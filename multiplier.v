==> flow/design.v <==
module controller(
    input clk,
    input test, busy,
    output reg seed_b, reset_b, shift,
    output reg start_test, done,
	output reg [7:0] count
    );
    parameter IDLE  = 2'b00,  
			  TEST  = 2'b01,  
			  HALT  = 2'b10,  
			  DONE  = 2'b11;  
    reg [1:0] state, next_state;
    always @(posedge clk, negedge test) begin
        if (~test) begin   
            state <= IDLE;
            count <= 255;  
        end
        else begin
            state <= next_state;
            if(state == TEST) count <= count - 1'b1;  
        end
    end
    always @(*) begin
        next_state = state;
        case (state)
            IDLE : if(test) next_state = TEST; 
            TEST : begin
				    if(count==0) next_state = DONE;  
					else next_state = HALT;  
				   end
			HALT : if(busy==0) next_state = TEST;  
        endcase
    end
    always @(*) begin
        reset_b    = 1'b1;   
        seed_b     = 1'b1;
        done       = 1'b0;
		start_test = 1'b0;
		shift      = 1'b0;
        case (state)  
            IDLE  : begin
                        reset_b = 1'b0;
                        seed_b  = 1'b0;
                    end
            TEST  :	start_test = 1'b1;   
			HALT  : if(busy==0) shift = 1'b1;  
            DONE  : done = 1'b1;  
        endcase
    end
endmodule
module lfsr(
    input clk, seed_b, shift,
    output reg [7:0] q
    );	 
	 always @(posedge clk, negedge seed_b) begin
		if(~seed_b)
			q <= 8'b1111_1111;   
		else if(shift) begin
			q[0] <= q[7];
			q[1] <= q[0];
			q[2] <= q[1]^q[7];
			q[3] <= q[2]^q[7];
			q[4] <= q[3]^q[7];
			q[5] <= q[4];
			q[6] <= q[5];
			q[7] <= q[6];
		end
	 end
endmodule
module misr(
    input clk, reset_b, shift,
	input [7:0] d,
    output reg [7:0] q
    );	 
	 always @(posedge clk, negedge reset_b) begin
		if(~reset_b)
			q <= 8'b0;   
		else if(shift) begin
			q[0] <= q[7]^d[0];
			q[1] <= q[0]^d[1];
			q[2] <= q[1]^q[7]^d[2];
			q[3] <= q[2]^q[7]^d[3];
			q[4] <= q[3]^q[7]^d[4];
			q[5] <= q[4]^d[5];
			q[6] <= q[5]^d[6];
			q[7] <= q[6]^d[7];
		end
	 end
endmodule
module mult(
	 input clk, start,   
	 input [3:0] mc, mp,   
	 output [7:0] prod,    
	 output busy           
	 );
	reg [3:0] A, Q, M;
	reg Q_1;
	reg [2:0] count;
	wire [3:0] sum, difference;
	always @(posedge clk) begin
		if(start) begin    
			A <= 4'b0;
			M <= mc;
			Q <= mp;
			Q_1 <= 1'b0;
			count <= 3'b0;
		end
		else begin  
			case({Q[0], Q_1})   
				2'b0_1 : {A, Q, Q_1} <= {sum[3], sum, Q};   
				2'b1_0 : {A, Q, Q_1} <= {difference[3], difference, Q};
				default: {A, Q, Q_1} <= {A[3], A, Q};
			endcase
			count <= count + 1'b1;
		end	
	end
	alu ADDER (A, M, 1'b0, sum);
	alu SUBTRACTOR (A, ~M, 1'b1, difference);
	assign prod = {A, Q};
	assign busy = (count < 4);   
endmodule
module alu(
	input [3:0] a, b,
	input cin,
	output [3:0] out
	);
	assign out = a + b + cin;
endmodule
module multiplier(
    input clk,
    input [3:0] a, b,
	input start, test,
    output [7:0] product,
    output busy, pass
    );
	 wire [3:0] mc_mux, mp_mux;
	 wire [7:0] pattern, count, prod;
	 mult BOOTH (
		.clk(clk), 
		.start(start_mux), 
		.mc(mc_mux), 
		.mp(mp_mux), 
		.prod(prod), 
		.busy(busy)
	 );
	 tester BIST (
		.clk(clk_g), 
		.test(test), 
		.busy(busy), 
		.prod(prod), 
		.start_test(start_test), 
		.pass(pass), 
		.pattern(pattern), 
		.count(count)
	 );
	 assign mc_mux    = (test) ? pattern[3:0] : a,
            mp_mux    = (test) ? pattern[7:4] : b,
            start_mux = (test) ? start_test   : start,
		    product   = (test) ? count        : prod;
	 assign clk_g = clk && test;   
endmodule
module tester(
	 input clk,
	 input test, busy,
     input [7:0] prod,
     output start_test, pass,
	 output [7:0] pattern, count
    );
    wire [7:0] sign;
    lfsr GENERATOR (  
		.clk(clk), 
		.seed_b(seed_b), 
		.shift(shift),  
		.q(pattern)
	 );
    misr COMPACTOR (
		.clk(clk), 
		.reset_b(reset_b), 
		.shift(shift), 
		.d(prod), 
		.q(sign)
	 );
    controller CONTROL (
		.clk(clk), 
		.test(test), 
		.busy(busy), 
		.seed_b(seed_b), 
		.reset_b(reset_b), 
		.shift(shift), 
		.start_test(start_test), 
		.done(done), 
		.count(count)
	 );
	assign pass = (sign == 8'b0101_1111) && done;
endmodule
; Reports on multiplier
; Tool output for the design above, in the order of the flow.
; Line numbers count from 1 in the design file above.
; Library cell names are shortened.
; A cell with - has no value.
[setup]
design = multiplier
clk_port = clk
library = sky130hd
pvt_corner = tt_025C_1v80

; Elaborated design
; Yosys after proc, flatten, opt, wreduce and memory -nomap, before mapping. Memory bits, and registers merged into a memory's read port (data or address), are not among the register bits. Print and check cells are not counted.
[word_totals]
ff_bits = 42
input_bits = 11
out_inout_bits = 10
wordCells = 80
[op_classes]
n_addsub = 5
cmp = 1
equal = 8
mux = 16
bitwise = 15
reduce_logical = 11
[ops]
columns = operator, count
row1 = parallel mux 4 bit (select 2 bit), 2
row2 = XOR 1 bit, 14
row3 = OR reduction 3 bit, 4
row4 = two-way mux 4 bit, 3
row5 = adder 4 bit, 2
row6 = subtractor 8 x 1 -> 8 bit (second input constant), 1
row7 = equality test 8 x 7 -> 1 bit (second input constant), 1
row8 = logical NOT 8 bit, 1
row9 = two-way mux 8 bit, 1
row10 = parallel mux 1 bit (select 2 bit), 4
row11 = equality test 2 bit (second input constant), 3
row12 = parallel mux 2 bit (select 3 bit), 1
row13 = equality test 2 x 1 -> 1 bit (second input constant), 2
row14 = != test 2 bit (second input constant), 2
row15 = adder 4 x 1 -> 4 bit (second input constant), 1
row16 = NOT 4 bit, 1
row17 = two-way mux 2 bit, 2
row18 = adder 3 x 1 -> 3 bit (second input constant), 1
row19 = < comparator 3 bit (second input constant), 1
row20 = AND reduction 3 bit, 1
row21 = nonzero test 3 bit, 1
row22 = two-way mux 1 bit, 3
row23 = logical AND 1 bit, 2
row24 = logical NOT 2 bit, 1
row25 = nonzero test 2 bit, 1

; Longest topological paths
; Longest topological path by Yosys (ltp), each cell counted once; first at word level (registers and memories cut), then after technology mapping (sequential cells cut; the memories' decode and read muxes count).
[logic_depth]
word_depth = 5
ABC_AREA = 0
depth_mapped = 8
mapped_depth_nobuf = 8

; Synthesis result
; Yosys stat after the flow's synthesis: flattened, memories mapped to cells. It holds for the ABC_AREA given above (unset counts as 0); a run with the other value may have another netlist.
[by_type]
columns = type, count, area_total_um2
row1 = dfstp_2, 17, 446.678
row2 = dfrtp_1, 11, 275.264
row3 = dfxtp_1, 12, 240.23
row4 = mux2_2, 14, 157.651
row5 = xnor2_1, 18, 157.651
row6 = ha_1, 10, 125.12
row7 = edfxtp_1, 4, 120.115
row8 = nor2_1, 19, 71.318
row9 = a21oi_1, 12, 60.058
row10 = mux2i_1, 6, 60.058
row11 = inv_1, 12, 45.043
row12 = mux2_1, 4, 45.043
row13 = fa_1, 2, 40.038
row14 = nand2_1, 10, 37.536
row15 = xor2_1, 4, 35.034
row16 = o21ai_0, 6, 30.029
row17 = a221oi_1, 3, 26.275
row18 = mux2i_4, 1, 22.522
; Not listed: further types 25, cells in them 39.
[synth_totals]
stdcells = 204
yosys_area_um2 = 2268.4
seq_area_um2 = 1082.3
flip_flops = 44
buf_cells = 8
; The figures by module come from a second, unflattened synthesis with its own total; it is not the netlist above.
[hier_totals]
cells_unflattened = 211
hier_area_um2 = 2447.3
; Each row is one instance without its submodules.
[modules]
columns = mod, n_inst, cells, area_um2, mod_seq_area_um2
row1 = mult, 1, 52, 615.6, 360.3
row2 = controller, 1, 48, 551.8, 311.5
row3 = misr, 1, 30, 397.9, 200.2
row4 = lfsr, 1, 23, 326.6, 210.2
row5 = multiplier, 1, 20, 264.0, 0.0
row6 = alu, 2, 17, 131.4, 0.0
row7 = tester, 1, 4, 28.8, 0.0

; Flow measurements of multiplier on sky130hd: 2 stored runs with different settings, listed in no order. Input and output delays are each 20% of the period that was set; the output load is 0.01 pF.
; "achieved_clock_period_ns" means the clock period less the worst setup slack. The figure is calculated, with input and output delays left at 20% of the set period.
; "worst_path_time_ns" means the part of the period allowed to the worst setup path (the constraints hold back 20% at inputs and 20% at outputs) less its slack; where the path has registers, the arrival times of their clocks count too.

[run 1: settings]
period_ns = 1.24
CORE_UTILIZATION = 27
SETUP_SLACK_MARGIN = 0.29
PLACE_DENSITY_LB_ADDON = 0.12
CORE_ASPECT_RATIO = 1.32
CORE_MARGIN = 9
CELL_PAD_IN_SITES_DETAIL_PLACEMENT = 0
TNS_END_PERCENT = 90
ABC_AREA = 0
CTS_CLUSTER_SIZE = 22
CTS_CLUSTER_DIAMETER = 196
SLEW_MARGIN = 15
CAP_MARGIN = 20
[run 1: results]
ys_area_um2 = 2268.4
dieArea_um2 = 12057.3
cell_area_final_um2 = 3731.1
worst_setup_slack_ns = -0.682
tns_ns = -11.482
achieved_clock_period_ns = 1.922
worst_path_time_ns = 1.67
timing.worst_path_kind = register to output

[run 2: settings]
period_ns = 1.73
CAP_MARGIN = 20
CORE_MARGIN = 2
CORE_UTILIZATION = 40
SLEW_MARGIN = 20
[run 2: results]
ys_area_um2 = 2268.4
dieArea_um2 = 6289.3
cell_area_final_um2 = 3113.0
worst_setup_slack_ns = -0.279
tns_ns = -0.412
achieved_clock_period_ns = 2.009
worst_path_time_ns = 1.66
timing.worst_path_kind = register to output
